==> flow/design.v <==
module top ( a, b,  clk, rst , enable, load , sel , out );
  input clk, rst, enable, sel, load;
  input [4:0] a;
  input [4:0] b;
  output wire [4:0] out;
  wire [4:0] Z1,Z2;
  parameter R = 2'b00;  
  parameter M = 2'b01;  
  parameter C = 2'b10;  
  parameter Reg = 2'b11;  
  reg [1:0] state;
  mux m(.a(a), .b(b), .sel(sel), .out(Z1));
  counter c(.counter(Z2), .data(Z1), .clk(clk), .load(load), .enable(enable), .rst(rst));
  Register g(.clk(clk), .rst(rst), .data(Z2), .out(out));
  always @(posedge clk or negedge rst)
    if (!rst) begin
      state = R;  
    end
    else begin
      case (state)
        R:  state = M;
        M:  state = C; 
        C: if (enable && Z1==8 )
          begin  state = Reg; 
          end 
        else if (load) begin state = Reg;
        end
        else state = C;
        Reg: if (rst) begin
              state = R;
            end
            else begin  state = R;
            end
        default: state = R;
      endcase
    end
endmodule
module mux(out, a, b, sel);
  output reg [4:0] out;
  input[4:0] a, b;
  input sel;
  always @(a or b or sel)
begin
  if(sel) 
out = a;
else
out = b;
end
endmodule
module counter(input clk, enable, rst, load, input[4:0] data, output reg [4:0] counter
    );
  always @(posedge clk or negedge rst)
begin
  if(!rst)
 counter <= 4'd0;
  else if (load)
 counter <= data;
  else if (enable)
 counter <= counter+1;
else 
  counter <= counter;
end 
endmodule
module Register(clk, rst, data, out);
input             clk;
input             rst;
  input      [4:0] data;
  output reg [4:0] out;
  always @(posedge clk or negedge rst )
begin
  if(!rst)
    out <= 4'b0;
  else
        out <= data;
end
endmodule
==> Reports on top <==
Tool output for the design above, in the order of the flow.
Line numbers count from 1 in the design file above.
Operators carry their Yosys type and port widths (W data, S select, Z words).
Library cell names are shortened.
{ "design": {"design": "top", "clk_port": "clk", "library": "sky130hd", "lib_corner": "tt_025C_1v80"} }

==> After elaboration <==
Yosys after proc, flatten, opt, wreduce and memory -nomap, before mapping. Memory bits, and registers merged into a memory's read port (data or address), are not among the register bits. Print and check cells are not counted. Equal cells are merged and count once.
{ "bits": {"ff_bits": 10, "output_inout_bits": 5, "word_cells": 7} }
{ "classes": {"add_sub_neg": 1, "muxes": 3, "n_reduce_logical": 1} }
{ "ops": {"columns": ["operator", "n"], "rows": [
  ["$mux W5", 3],
  ["$add A5 B1 Y5 const B", 1],
  ["$reduce_bool A2 Y1", 1]
]} }

==> Longest topological paths <==
Longest topological path by Yosys (ltp), each cell counted once; first at word level (registers and memories cut), then after technology mapping (sequential cells cut; the memories' decode and read muxes count).
{ "depth": {"depth_word": 3, "ABC_AREA": 0, "depth_mapped": 4} }

==> Mapped cells and area <==
The flow's flattened synthesis, as Yosys stat reports it; memories are mapped. The netlist is that of the ABC_AREA named above (0 if unset); the other value can give another one.
{ "by_type": {"columns": ["cell_type", "n", "area_total_um2"], "rows": [
  ["dfrtp_1", 10, 250.24],
  ["mux2i_1", 8, 80.077],
  ["xor2_1", 4, 35.034],
  ["ha_1", 1, 12.512],
  ["nand4_1", 2, 12.512],
  ["a21oi_1", 2, 10.01],
  ["a211oi_1", 1, 7.507],
  ["nor2b_1", 1, 6.256],
  ["buf_2", 1, 5.005],
  ["clkbuf_1", 1, 3.754],
  ["nand2_1", 1, 3.754],
  ["nor2_1", 1, 3.754]
]} }
{ "mapped": {"cell_count": 33, "synth_area_um2": 430.4, "seq_area_um2": 250.2, "flip_flops": 10, "buf_cells": 2} }
The figures by module come from a second, unflattened synthesis with its own total; it is not the netlist above.
{ "unflattened": {"hier_cells": 34, "area_unflattened_um2": 430.4} }
Each row is one instance without its submodules.
{ "modules": {"columns": ["module", "instances", "cells", "area_um2", "seq_area_um2"], "rows": [
  ["counter", 1, 24, 249.0, 125.1],
  ["Register", 1, 5, 125.1, 125.1],
  ["mux", 1, 5, 56.3, 0.0],
  ["top", 1, 0, 0.0, 0.0]
]} }

==> Timing after synthesis <==
Path of least setup slack by OpenSTA after synthesis, without wires, with an ideal clock, recovery checks aside; 20% of the period is set as input and as output delay. Where synthesis merged equal registers, the netlist keeps one of their names.
{ "synth_timing": {"kind": "register to register", "start": "register c.counter[0]", "end": "register c.counter[1]", "period_ns": 1.63, "setup_time_ns": 0.137, "t_first_pin_ns": 0.000, "t_arrival_ns": 0.915, "required_ns": 1.493, "slack_ns": 0.578, "path_delay_ns": 1.052, "stages": 4, "path_buffers": 0, "synth_period_reached_ns": 1.052} }
"path_delay_ns" is the arrival time less input delay plus setup time.
"stages": output pins that drive a net of the path, with the launching flip-flop's if there is one; two outputs of one cell count as two.
"synth_period_reached_ns" = period - worst setup slack (recovery checks aside). The figure is calculated, with input and output delays left at 20% of the set period.
The rows between start and end are the longest chain of elaborated cells between them; the timing report does not say that the signal goes this way. Where chains are equally long, one stands for them.
Each line given opens the expression or statement behind the cell; cells for indexed reads and writes are added by Yosys, which also makes memories of some case tables.
At most two assigning lines are given for a register; there are more.
{ "synth_via": {"path_cell_list": "dfrtp_1 ha_1 a211oi_1 a21oi_1", "elab_chain_cells": 3, "cone_cells": 3, "cone_classes": "1 x add/sub; 2 x mux"} }
{ "synth_lines": {"columns": ["element", "line_no", "text"], "rows": [
  ["from (decl)", 50, "module counter(input clk, enable, rst, load, input[4:0] data, output reg [4:0] counter"],
  ["from (assign)", 57, "counter <= data;"],
  ["from (assign)", 59, "counter <= counter+1;"],
  ["$add A5 B1 Y5", 59, null],
  ["$mux W5", 58, "else if (enable)"],
  ["$mux W5", 56, "else if (load)"],
  ["to (assign)", 57, null],
  ["to (assign)", 59, null],
  ["to (decl)", 50, null]
]} }

==> Worst path after layout <==
Path of least setup slack in the final report of run 2 (OpenROAD, finished layout, wires in). Where an end is a register, its clock arrival counts in the times.
{ "layout_timing": {"kind": "register to output", "start": "register g.out[1]", "end": "output out[1]", "period_ns": 1.99, "out_delay_ns": 0.40, "t_first_pin_ns": 0.23, "t_arrival_ns": 1.09, "required_ns": 1.59, "slack_ns": 0.50, "stages": 2, "path_buffers": 1} }
{ "layout_via": {"path_cell_list": "dfrtp_1 clkdlybuf4s50_1", "elab_chain_cells": 0, "cone_cells": 0} }
{ "layout_lines": {"columns": ["element", "line_no", "text"], "rows": [
  ["from (decl)", 68, "output reg [4:0] out;"],
  ["from (assign)", 72, "out <= 4'b0;"],
  ["from (assign)", 74, "out <= data;"],
  ["to (decl)", 5, "output wire [4:0] out;"]
]} }

Wiki page: top / flow data

Flow measurements of top on sky130hd: 2 stored runs with different settings, listed in no order. Input and output delays are each 20% of the period that was set; the output load is 0.01 pF.
"period achieved" = clock period - worst setup slack. The figure is calculated, with input and output delays left at 20% of the set period.
"time used up by the worst setup path": the worst setup path's part of the clock period (all of it between registers, 20% less for each end at a port) less its slack. A launch clock that arrives late makes it longer, a capture clock that arrives late makes it shorter.

==> run 1: settings <==
{ "period_ns": 0.776, "CORE_UTILIZATION": 55, "SETUP_SLACK_MARGIN": -0.01, "CELL_PAD_IN_SITES_DETAIL_PLACEMENT": 2, "ABC_AREA": 0, "GPL_TIMING_DRIVEN": 1, "CTS_CLUSTER_DIAMETER": 63, "CAP_MARGIN": 20, "CORE_MARGIN": 2, "SLEW_MARGIN": 20 }
==> run 1: results <==
no results, floorplanning failed with PDN-0185

==> run 2: settings <==
{ "period_ns": 1.99, "CAP_MARGIN": 20, "CORE_MARGIN": 2, "CORE_UTILIZATION": 40, "SLEW_MARGIN": 20 }
==> run 2: results <==
utilization of the finished layout: 0.668
setup slack of the worst path: 0.499 ns
setup total negative slack: 0.000 ns
smallest hold slack: 0.399 ns
die footprint: 1354.2 µm²
period achieved: 1.491 ns
time used up by the worst setup path: 1.09 ns
type of the worst setup path: register to output
area of the synthesized netlist: 430.4 µm²
